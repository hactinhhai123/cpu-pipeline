==> flow/design.v <==
module FF_PC(clk , en , rst , pc , pc_out );
input clk , rst , en;
input [31:0] pc ; 
output reg[31:0] pc_out ; 
initial begin
            pc_out <= 32'b0;
        end
always @(posedge clk )
begin 
  if(rst ==0 )
     begin
     if (en==1)  pc_out<=pc;
     end
  else 
begin
pc_out <= 0;
 end
end
endmodule 
module FP_T ( clk, en, rst, pc   , a,a_32    , bht , pattern
                              , pc_out, a_out,a_32_out , bht_out, pattern_out);
input clk , rst, en;
input [31:0]a,a_32,pc;
input [1:0] bht;
input [7:0] pattern;
output reg [7:0] pattern_out;
output reg[1:0] bht_out;
output reg[31:0]a_out,a_32_out , pc_out ;
always @(posedge clk )
if(rst ==0) begin
   if (en==1) begin 
   pc_out <= pc; bht_out <= bht; pattern_out <=pattern; a_32_out<=a_32;
   a_out<= a ;   
   end end
else begin pc_out <=0; a_out<=0;  bht_out <= 0; pattern_out <=pattern; a_32_out<=0;end
endmodule
module FP_PC_IF ( clk, en, rst, pc   , a    ,a_32, bht  
                              , pc_out, a_out ,a_32_out, bht_out);
input clk , rst, en;
input [31:0]a,a_32,pc;
input [1:0] bht;
output reg[1:0] bht_out;
output reg[31:0]a_out ,a_32_out, pc_out ;
always @(posedge clk )
if(rst ==0) begin
   if (en==1) begin 
   pc_out <= pc; bht_out <= bht;  
a_32_out<=a_32;a_out<= a ;   
   end end
else begin pc_out <=0; a_out<=0;  bht_out <= 0;a_32_out<=0;   
end
endmodule
module FP_ID_EX( clk ,en ,rst, a,a_32,pc,rs1,rs2,rd, imm,ALUsrc,Regwrite,Memtoreg, Memread, Memwrite,Branch,ALUop, Nb,rs1_a,rs2_a,bht, pattern,
a_out,a_32_out,pc_out,rs1_out,rs2_out,rd_out,imm_out,ALUsrc_out,Regwrite_out, Memtoreg_out, Memread_out, Memwrite_out,Branch_out,ALUop_out,Nb_out,rs1_addr,rs2_addr, bht_out ,pattern_out);
input clk ,en , rst;
input [31:0]pc,imm,rs1,rs2 ,a,a_32;
input ALUsrc,Regwrite, Memtoreg, Memread, Memwrite,Branch;
input [10:0]ALUop; 
input [4:0]rd,rs1_a,rs2_a;
input [2:0] Nb;
input [1:0] bht;
input [7:0] pattern;
output reg [7:0]pattern_out;
output reg [2:0] Nb_out;
output reg [ 4:0] rs1_addr , rs2_addr,rd_out;
output reg[31:0] imm_out,rs1_out,rs2_out,pc_out,a_out,a_32_out;
output reg[1:0] bht_out;
output reg ALUsrc_out,Regwrite_out, Memtoreg_out, Memread_out, Memwrite_out,Branch_out;
output reg[10:0]ALUop_out ;
always @(posedge clk )
if(rst ==0 )
begin if (en==1) begin 
rs1_addr<=rs1_a; 
rs2_addr<=rs2_a;
pc_out <= pc;  imm_out<=imm;a_32_out<=a_32;
Regwrite_out<=Regwrite;  pattern_out<=pattern;
 Memtoreg_out<=Memtoreg; Memread_out<=Memread;a_out<=a;
Memwrite_out<=Memwrite;
Branch_out<=Branch; ALUop_out<=ALUop;ALUsrc_out<=ALUsrc;
rs1_out <= rs1; rs2_out<=rs2;  rd_out<=rd; Nb_out<=Nb; bht_out<=bht ;  
end end
else begin
rs1_addr<=0;
rs2_addr<=0; pattern_out <=pattern;
pc_out <= 0;ALUsrc_out<=0;imm_out<=0;a_32_out<=0; 
Regwrite_out<=0;  Memtoreg_out<=0;a_out <=0;
 Memread_out<=0;   Memwrite_out<=0;
Branch_out<=0; ALUop_out<=0;
rs1_out <= 0; rs2_out<=0;Nb_out<=0; bht_out<=0 ; 
rd_out<=0;  end
endmodule 
module FP_EX_MEM( clk ,en,rst, pc ,ALU_result,zero,rs2,rd,Regwrite, Memtoreg, Memread, Memwrite,Branch,Nb,
pc_out,ALU_result_out,zero_out,rs2_out,rd_out,Regwrite_out, Memtoreg_out, Memread_out, Memwrite_out,Branch_out,Nb_out  );
input clk,en,rst,zero ;
input [31:0]pc,ALU_result,rs2;
input Regwrite, Memtoreg, Memread, Memwrite,Branch;
input [4:0]rd;
input [2:0]Nb;
output reg[2:0] Nb_out;
output reg[4:0] rd_out;
output reg[31:0] rs2_out,ALU_result_out,pc_out;
output reg Regwrite_out, Memtoreg_out, Memread_out, Memwrite_out,Branch_out;
output reg zero_out;
always @(posedge clk )
if(rst ==0 )
begin
if (en==1)
begin 
pc_out <= pc;
Regwrite_out<=Regwrite; Memtoreg_out<=Memtoreg;
 Memread_out<=Memread; Memwrite_out<=Memwrite;
Branch_out<=Branch; rs2_out<=rs2;
rd_out<=rd; zero_out<=zero;
ALU_result_out<=ALU_result;
Nb_out<= Nb;
end end
else begin
pc_out <= 0;
Regwrite_out<=0;
 Memtoreg_out<=0; Memread_out<=0;
 Memwrite_out<=0; Branch_out<=0;
zero_out <= 0; rs2_out<=0;
rd_out<=0;
ALU_result_out<=0;
Nb_out<=0;
 end
endmodule 
module FP_MEM_WB ( clk ,en,rst,pc,rd,ALU_result,Regwrite, Memtoreg,rd_data,PCsrc,delay1,
pc_out,rd_out,ALU_result_out,Regwrite_out ,Memtoreg_out,rd_data_out  ,PCsrc_out,delay2 );
input clk,en,rst ;
input [31:0]pc,ALU_result,rd_data;
input Regwrite, Memtoreg, PCsrc,delay1;
input [4:0]rd;
output reg[31:0]pc_out,ALU_result_out,rd_data_out;
output reg[4:0]rd_out;
output reg Regwrite_out,Memtoreg_out,PCsrc_out,delay2;
always @(posedge clk )
if(rst ==0 )
begin
if (en==1)
begin 
delay2<=delay1;
PCsrc_out<=PCsrc;
rd_data_out<=rd_data;
pc_out<=pc;rd_out<=rd;
ALU_result_out<=ALU_result;
Regwrite_out<=Regwrite;
 Memtoreg_out<=Memtoreg;
end end
else  begin
PCsrc_out<=0; delay2<=0;
pc_out<=0; rd_data_out<=0;
ALU_result_out<=0; Regwrite_out<=0;
 Memtoreg_out<=0; rd_out<=0;
 end
endmodule
module FF(clk, rd,rd_out);
input clk ;
input [4:0] rd;
output reg [4:0]rd_out;
always @(posedge clk )
rd_out<=rd;
endmodule
## From RTL to reports: FP_ID_EX

The steps from the RTL of FP_ID_EX to its reports follow in flow order.
Line numbers count from 1 in the design file above.
Cell names lack the library's common part.
Not given: --

- Design top: FP_ID_EX
- Clock port: clk
- Cell library: sky130hd
- Library corner: tt_025C_1v80

## Word level

Source: Yosys, flattened and elaborated, memories not mapped. Widths are those after wreduce. Registers that Yosys merges into a memory's read port (data or address) are not register bits. Print and check cells do not count. Equal cells are merged and count once.

- Elaborated cells: 22
- Input port bits: 240
- Output and inout bits: 237
- Flip-flop bits (word level): 237

- Mux-type cells: 2
- Reductions and logical operators: 1

Operators with widths:

| cell | number |
|---|---|
| 8-bit 2-to-1 mux | 2 |
| 2-bit nonzero test | 1 |

## Longest topological paths

Yosys ltp: most cells in a row. Word level: on the elaborated netlist, between registers, memories and ports. Mapped: between sequential cells and ports; inverters and the memories' decode and read muxes count.

- Depth after elaboration: 2
- ABC_AREA: 0
- Mapped depth: 5
- Mapped depth without buffers: 2

## Netlist

The flow's flattened synthesis, as Yosys stat reports it; memories are mapped. The netlist is that of the ABC_AREA named above (0 if unset); the other value can give another one.

- Mapped flip-flops: 237
- Sequential area: 4824.6 µm²
- Buffer cells: 52
- Mapped area: 8455.6 µm²
- Cells in the netlist: 748

Cells by type:

| cell type | number | total area (µm²) |
|---|---|---|
| dfxtp_1 | 229 | 4.58E+03 |
| mux2i_1 | 229 | 2.29E+03 |
| nor2_1 | 229 | 859.574 |
| buf_8 | 20 | 300.288 |
| edfxtp_1 | 8 | 240.23 |
| clkbuf_1 | 17 | 63.811 |
| buf_12 | 2 | 40.038 |
| buf_4 | 4 | 30.029 |
| buf_2 | 4 | 20.019 |
| buf_1 | 5 | 18.768 |
| or2_1 | 1 | 6.256 |

## Worst setup path after synthesis

OpenSTA on the mapped netlist: ideal clock, no wires. The path of least setup slack (recovery checks aside). Input and output delay are each 20% of the period. Register names are those of the netlist, which keeps one name where synthesis merged equal registers.

- Kind: input port to flip-flop
- Start point: in en
- End point: reg pattern_out[0]
- Path buffers: 3
- Path slack: 0.294 ns
- Driving pins on the path: 4
- Delay of the path: 1.042 ns
- Data required time: 1.387 ns
- Launch time at the first pin: 0.334 ns
- Clock period: 1.67 ns
- Data arrival time: 1.093 ns
- Synthesis period reached: 1.376 ns

"delay of the path" = arrival - input delay + setup time.
"driving pins on the path": output pins that drive a net of the path, with the launching flip-flop's if there is one; two outputs of one cell count as two.
"synthesis period reached" is the clock period less the worst setup slack; recovery checks do not enter. This is arithmetic on one report: input and output delays are still those of the set period (20% each).
The rows between start and end are the longest chain of elaborated cells between them; the timing report does not say that the signal goes this way. Where chains are equally long, one stands for them.
A line is the first line of the expression or statement that the cell stems from. Yosys adds cells for indexed reads and writes and turns some case tables into memories.
The path ends at the enable pin of a flip-flop; only ways to that pin are counted.

- Cells stage by stage: buf_4 > buf_12 > buf_8 > or2_1
- Cells in the longest elaborated chain: 1
- Elaborated cells between the ends (all ways): 1
- Source lines of those cells: 0
- Classes of those cells: 1 x reduce/logical

RTL lines, path after synthesis:

| item | RTL line | text |
|---|---|---|
| start: declaration | 55 | `input clk ,en , rst;` |
| 2-bit nonzero test | -- |  |
| end: assignment | 76 | `Regwrite_out<=Regwrite;  pattern_out<=pattern;` |
| end: assignment | 84 | `rs2_addr<=0; pattern_out <=pattern;` |
| end: declaration | 63 | `output reg [7:0]pattern_out;` |

## Path in the finished layout

From the final timing report of run 1: the path of least setup slack in the routed layout; clock arrival at registers is part of the times.

- Kind: flip-flop to output port
- Start point: reg pc_out[22]
- End point: out pc_out[22]
- Clock period: 2.53 ns
- Path buffers: 1
- Path slack: 0.77 ns
- Driving pins on the path: 2
- Launch time at the first pin: 0.51 ns
- Data required time: 2.02 ns
- Data arrival time: 1.25 ns

- Cells stage by stage: dfxtp_1 > dlygate4sd2_1
- Cells in the longest elaborated chain: 0
- Elaborated cells between the ends (all ways): 0
- Source lines of those cells: 0

RTL lines, path after layout:

| item | RTL line | text |
|---|---|---|
| start: declaration | 66 | `output reg[31:0] imm_out,rs1_out,rs2_out,pc_out,a_out,a_32_out;` |
| start: assignment | 75 | `pc_out <= pc;  imm_out<=imm;a_32_out<=a_32;` |
| start: assignment | 85 | `pc_out <= 0;ALUsrc_out<=0;imm_out<=0;a_32_out<=0;` |
| end: declaration | 66 |  |

Wiki page: FP_ID_EX / flow data

Flow measurements of FP_ID_EX on sky130hd: 2 stored runs with different settings, listed in no order. Input and output delays are each 20% of the period that was set; the output load is 0.01 pF.
"worst path time" means the part of the period allowed to the worst setup path (the constraints hold back 20% at inputs and 20% at outputs) less its slack; where the path has registers, the arrival times of their clocks count too.

### Run 1

==> flow/run.sh <==
#!/bin/bash
# the make line also repeats the synthesis and layout settings of config.mk as NAME=value (left out here)
make -C /OpenROAD-flow-scripts/flow DESIGN_CONFIG=/design/flow/config.mk WORK_HOME=/design/flow/orfs CLKGATE_MAP_FILE= finish
==> flow/config.mk <==
export PLATFORM = sky130hd
export DESIGN_NAME = FP_ID_EX
export DESIGN_NICKNAME = FP_ID_EX
export VERILOG_FILES = /design/flow/design.v
export SDC_FILE = /design/flow/constraint.sdc
export NUM_CORES = 4
export LEC_CHECK = 0
export CAP_MARGIN = 20
export CELL_PAD_IN_SITES_DETAIL_PLACEMENT = 0
export CORE_ASPECT_RATIO = 1.14
export CORE_MARGIN = 2
export CORE_UTILIZATION = 43
export CTS_CLUSTER_DIAMETER = 307
export MIN_ROUTING_LAYER = met2
export PLACE_DENSITY_LB_ADDON = 0.16
export SETUP_SLACK_MARGIN = 0.69
export SLEW_MARGIN = 30
==> flow/constraint.sdc <==
create_clock -name core_clock -period 2.53 [get_ports {clk}]
set_input_delay 0.5060 -clock core_clock [delete_from_list [all_inputs] [get_ports {clk}]]
set_output_delay 0.5060 -clock core_clock [all_outputs]
set_load 0.01 [all_outputs]

Results of run 1:
- Area inside the die boundary: 20804.4 µm²
- Standard-cell area of the final layout: 13638.1 µm²
- Chip area in the Yosys report: 8455.6 µm²
- Worst path time: 1.25 ns
- Class of the worst setup path: flip-flop to output port
- Setup slack of the worst path: 0.772 ns
- Smallest hold slack: 0.283 ns

### Run 2

==> flow/run.sh <==
#!/bin/bash
# the make line also repeats the synthesis and layout settings of config.mk as NAME=value (left out here)
make -C /OpenROAD-flow-scripts/flow DESIGN_CONFIG=/design/flow/config.mk WORK_HOME=/design/flow/orfs CLKGATE_MAP_FILE= finish
==> flow/config.mk <==
export PLATFORM = sky130hd
export DESIGN_NAME = FP_ID_EX
export DESIGN_NICKNAME = FP_ID_EX
export VERILOG_FILES = /design/flow/design.v
export SDC_FILE = /design/flow/constraint.sdc
export NUM_CORES = 4
export LEC_CHECK = 0
export ABC_AREA = 0
export CAP_MARGIN = 20
export CELL_PAD_IN_SITES_GLOBAL_PLACEMENT = 0
export CORE_ASPECT_RATIO = 1.64
export CORE_MARGIN = 2
export CORE_UTILIZATION = 56
export CTS_CLUSTER_DIAMETER = 167
export GPL_TIMING_DRIVEN = 1
export PLACE_DENSITY_LB_ADDON = 0.07
export SETUP_SLACK_MARGIN = 0.03
export SLEW_MARGIN = 15
==> flow/constraint.sdc <==
create_clock -name core_clock -period 0.941 [get_ports {clk}]
set_input_delay 0.1882 -clock core_clock [delete_from_list [all_inputs] [get_ports {clk}]]
set_output_delay 0.1882 -clock core_clock [all_outputs]
set_load 0.01 [all_outputs]

Outcome of run 2: not finished: placement ended with error PPL-0024
